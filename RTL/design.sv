==> flow/design.v <==
module ULA(input logic clock, reset, modo,
          input  logic [2:0]op,
          input  logic [5:0]A,
          input  logic [5:0]B,
          output logic [5:0]resultado,
          output logic carryout, zero);
    wire [5:0] C =~B;
    always_ff @(posedge clock) begin
        if(~reset) begin
            resultado = 6'b000000;
            carryout = 0;
            zero = 0;
        end
        else begin
            if(~modo) begin
                case(op)
                    3'b000: begin
                        resultado = A + B;
                        if((A[5]==1 & B[5]==1 & resultado[5]==0) | (A[5]==0 & B[5]==0 & resultado[5]==1))
                            carryout<=1;
                        else carryout<=0;
                    end
                    3'b001: begin
                        resultado = A - B;
                        if((A[5]==0 & B[5]==1 & resultado[5]==1) | (A[5]==1 & B[5]==0 & resultado[5]==0))
                            carryout<=1;
                        else carryout<=0;
                    end
                    3'b010: begin
                        resultado = A + C;
                        if((A[5]==1 & C[5]==1 & resultado[5]==0) | (A[5]==0 & C[5]==0 & resultado[5]==1))
                            carryout<=1;
                        else carryout<=0;
                    end
                    3'b011: begin
                        resultado = A - C;
                        if((A[5]==0 & C[5]==1 & resultado[5]==1) | (A[5]==1 & C[5]==0 & resultado[5]==0))
                            carryout<=1;
                        else carryout<=0;
                    end
                    3'b100: begin
                        resultado = A + 6'b000001;
                        if(A[5]==0 & resultado[5]==1)
                            carryout<=1;
                        else carryout<=0;
                    end
                    3'b101: begin
                        resultado = A - 6'b000001;
                        if(A[5]==1 & resultado[5]==0)
                            carryout<=1;
                        else carryout<=0;
                    end
                    3'b110: begin
                        resultado = B + 6'b000001;
                        if(B[5]==0 & resultado[5]==1)
                            carryout<=1;
                        else carryout<=0;
                    end
                    3'b111: begin
                        resultado = B - 6'b000001;
                        if(B[5]==1 & resultado[5]==0)
                            carryout<=1;
                        else carryout<=0;
                    end
                endcase
            end
            else begin
                carryout<=0;
                case(op)
                    3'b000: resultado = A & B;
                    3'b001: resultado = ~A;
                    3'b010: resultado = ~B;
                    3'b011: resultado = A | B;
                    3'b100: resultado = A ^ B;
                    3'b101: resultado = ~(A & B);
                    3'b110: resultado = A;
                    3'b111: resultado = B;
                endcase
            end
        end
        if(resultado==0) zero=1;
        else zero=0;
    end
endmodule
# [From RTL to reports: ULA]
# What the tools print for ULA, step after step.
# Lines are those of the file above, counted from 1.
# Operators: Yosys type, input widths -> output width; for muxes data width and select width s.
# Cell names lack the library's common part.
# Not given: -
[inputs] top_module="ULA" clock="clock" lib="sky130hd" corner="tt_025C_1v80"

# [Word-level counts]
# Counts by Yosys on the flattened word-level netlist (proc, flatten, opt, wreduce; memories kept). Register bits leave out memories and registers merged into their read ports (data or address); mux counts leave out enables and synchronous resets folded into registers. Print and check cells are left out. Cells with the same type and inputs are merged into one.
[op_classes] n_addsub=8 n_eq=7 n_mux=14 logic=40 reduce_and_logical=3
[ops] cell="$pmux 6 s8" count=2
[ops] cell="$and 1x1->1" count=20
[ops] cell="$not 6->6" count=3
[ops] cell="$eq 3x3->1 const B" count=4
[ops] cell="$add 6x1->6 const B" count=2
[ops] cell="$sub 6x1->6 const B" count=2
[ops] cell="$add 6x6->6" count=2
[ops] cell="$sub 6x6->6" count=2
[ops] cell="$mux 6" count=2
[ops] cell="$not 1->1" count=10
[ops] cell="$mux 1" count=9
[ops] cell="$pmux 1 s8" count=1
[ops] cell="$eq 3x2->1 const B" count=2
[ops] cell="$and 6x6->6" count=1
[ops] cell="$or 6x6->6" count=1
[ops] cell="$xor 6x6->6" count=1
[ops] cell="$logic_not 6->1" count=1
[ops] cell="$or 1x1->1" count=4
[ops] cell="$eq 3x1->1 const B" count=1
[ops] cell="$logic_not 3->1" count=1
[ops] cell="$reduce_or 2->1" count=1
[word_totals] register_bits=8 input_bits=18 output_inout_bits=8 word_cells=75

# [Logic depth]
# Longest topological path by Yosys (ltp), each cell counted once; first at word level (registers and memories cut), then after technology mapping (sequential cells cut; the memories' decode and read muxes count).
[logic_depth] depth_word=7 abc_area=0 mapped_depth=11 depth_no_buf=11

# [Netlist]
# Source: synth_stat.txt of the flow (Yosys; design flattened, memories mapped). It holds for the ABC_AREA given above (unset counts as 0); a run with the other value may have another netlist.
[synth_totals] cells=313 yosys_area_um2=2331.0 seqArea_um2=160.2 flip_flops=8 buffers=20
[by_type] cell_type="ha_1" count=28 type_area_um2=350.336
[by_type] cell_type="dfxtp_1" count=8 type_area_um2=160.154
[by_type] cell_type="xnor2_1" count=15 type_area_um2=131.376
[by_type] cell_type="a21oi_1" count=21 type_area_um2=105.101
[by_type] cell_type="nand2_1" count=28 type_area_um2=105.101
[by_type] cell_type="inv_1" count=27 type_area_um2=101.347
[by_type] cell_type="nor2_1" count=25 type_area_um2=93.84
[by_type] cell_type="fa_1" count=4 type_area_um2=80.077
[by_type] cell_type="mux2i_1" count=8 type_area_um2=80.077
[by_type] cell_type="o21ai_0" count=16 type_area_um2=80.077
[by_type] cell_type="a211oi_1" count=9 type_area_um2=67.565
[by_type] cell_type="mux4_2" count=3 type_area_um2=67.565
[by_type] cell_type="buf_4" count=7 type_area_um2=52.55
[by_type] cell_type="buf_2" count=10 type_area_um2=50.048
[by_type] cell_type="mux2_2" count=4 type_area_um2=45.043
[by_type] cell_type="a221oi_1" count=5 type_area_um2=43.792
[by_type] cell_type="nor2b_1" count=6 type_area_um2=37.536
[by_type] cell_type="nor3_1" count=7 type_area_um2=35.034
# Not listed: further types 44, cells in them 82.

# [Timing after synthesis]
# Source: OpenSTA report_checks on the synthesized netlist (no wires, ideal clock, input and output delay 20% of the period each), path of least setup slack; recovery checks are left aside. Register names are those of the netlist, which keeps one name where synthesis merged equal registers.
[synth_path] kind="input port to flip-flop" start="input port A[4]" end="register zero" clock_period_ns=4.15 in_delay_ns=0.830 setup_time_ns=0.088 launch_ns=0.830 arrival_time_ns=2.668 required_ns=4.062 setup_slack_ns=1.394 path_delay_ns=1.926 path_stages=8 path_buffers=1 synth_period_reached_ns=2.756
# "path_delay_ns" = arrival - input delay + setup time.
# "path_stages": output pins that drive a net of the path, with the launching flip-flop's if there is one; two outputs of one cell count as two.
# "synth_period_reached_ns" is the clock period less the worst setup slack; recovery checks do not enter. This is arithmetic on one report: input and output delays are still those of the set period (20% each).
# Between the ends stands the longest chain of elaborated cells between them, by number of cells; it is not shown to be the way that was timed. Of several equally long chains one is given.
# A line is the first line of the expression or statement that the cell stems from. Yosys adds cells for indexed reads and writes and turns some case tables into memories.
# At most two assigning lines are given for a register; there are more.
[synth_via] cell_sequence="inv_1 -> ha_1 -> buf_4 -> o41ai_1 -> mux2i_1 -> o2111ai_1 -> a32o_1 -> nor4_2" elab_chain_len=7 cone_cells=17 classes_between="add/sub: 6; mux: 5; logic: 5; reduce/logical: 1"
[synth_lines] element="start, declared" line=3 text="input  logic [5:0]A,"
[synth_lines] element="$and 6x6->6" line=75 text="3'b101: resultado = ~(A & B);"
[synth_lines] element="$not 6->6" line=75
[synth_lines] element="$pmux 6 s8" line=69 text="case(op)"
[synth_lines] element="$mux 6" line=15 text="if(~modo) begin"
[synth_lines] element="$mux 6" line=9 text="if(~reset) begin"
[synth_lines] element="$logic_not 6->1" line=81 text="if(resultado==0) zero=1;"
[synth_lines] element="$mux 1" line=81
[synth_lines] element="end, assigned" line=81
[synth_lines] element="end, assigned" line=82 text="else zero=0;"
[synth_lines] element="end, declared" line=6 text="output logic carryout, zero);"

# [Timing after layout]
# From the final timing report of job 1: the path of least setup slack in the routed layout; clock arrival at registers is part of the times.
[layout_path] kind="input port to flip-flop" start="input port B[1]" end="register carryout" clock_period_ns=1.77 in_delay_ns=0.35 setup_time_ns=0.12 launch_ns=0.35 arrival_time_ns=2.29 required_ns=1.87 setup_slack_ns=-0.41 path_stages=9 path_buffers=1
# Between the ends stands the longest chain of elaborated cells between them, by number of cells; it is not shown to be the way that was timed. Of several equally long chains one is given.
# At most two assigning lines are given for a register; there are more.
[layout_via] cell_sequence="buf_8 -> clkinvlp_4 -> ha_4 -> or2_1 -> o211a_1 -> a221oi_2 -> mux2_4 -> a221oi_2 -> a21oi_1" elab_chain_len=7 cone_cells=33 classes_between="add/sub: 6; mux: 7; logic: 20"
[layout_lines] element="start, declared" line=4 text="input  logic [5:0]B,"
[layout_lines] element="$not 6->6" line=7 text="wire [5:0] C =~B;"
[layout_lines] element="$sub 6x6->6" line=36 text="resultado = A - C;"
[layout_lines] element="$not 1->1" line=37 text="if((A[5]==0 & C[5]==1 & resultado[5]==1) | (A[5]==1 & C[5]==0 & resultado[5]==0))"
[layout_lines] element="$and 1x1->1" line=37
[layout_lines] element="$or 1x1->1" line=37
[layout_lines] element="$mux 1" line=37
[layout_lines] element="$pmux 1 s8" line=16 text="case(op)"
[layout_lines] element="end, assigned" line=11 text="carryout = 0;"
[layout_lines] element="end, assigned" line=20 text="carryout<=1;"
[layout_lines] element="end, declared" line=6 text="output logic carryout, zero);"

Lab notebook: ULA

Settings and measured results of 2 stored flow runs for module ULA (sky130hd), not sorted in any way. The constraints put input and output delay at 20% of the set period each and load the outputs with 0.01 pF.
"worst setup path time": the worst setup path's part of the clock period (all of it between registers, 20% less for each end at a port) less its slack. A launch clock that arrives late makes it longer, a capture clock that arrives late makes it shorter.
[job 1] settings: period_ns=1.77, CORE_UTILIZATION=26, SETUP_SLACK_MARGIN=-0.1, PLACE_DENSITY_LB_ADDON=0.13, CORE_MARGIN=2, TNS_END_PERCENT=55, ABC_AREA=0, MIN_ROUTING_LAYER=met1, CAP_MARGIN=20, SLEW_MARGIN=20
[job 1] result: chip area after synthesis (Yosys) 2331.0 um^2, die area 9738.7 um^2, standard-cell area of the final layout 3958.8 um^2, utilization 45.4 %, worst setup slack after layout -0.414 ns, worst hold slack 0.829 ns, worst setup path time 1.83 ns, worst setup path kind input port to flip-flop
[job 2] settings: period_ns=2.25, CORE_UTILIZATION=67, SETUP_SLACK_MARGIN=0.54, PLACE_DENSITY_LB_ADDON=0.08, CORE_MARGIN=7, GPL_TIMING_DRIVEN=1, GPL_ROUTABILITY_DRIVEN=0, CAP_MARGIN=0, MAX_ROUTING_LAYER=met4, SLEW_MARGIN=20
[job 2] result: did not finish, placement stopped with DPL-0038
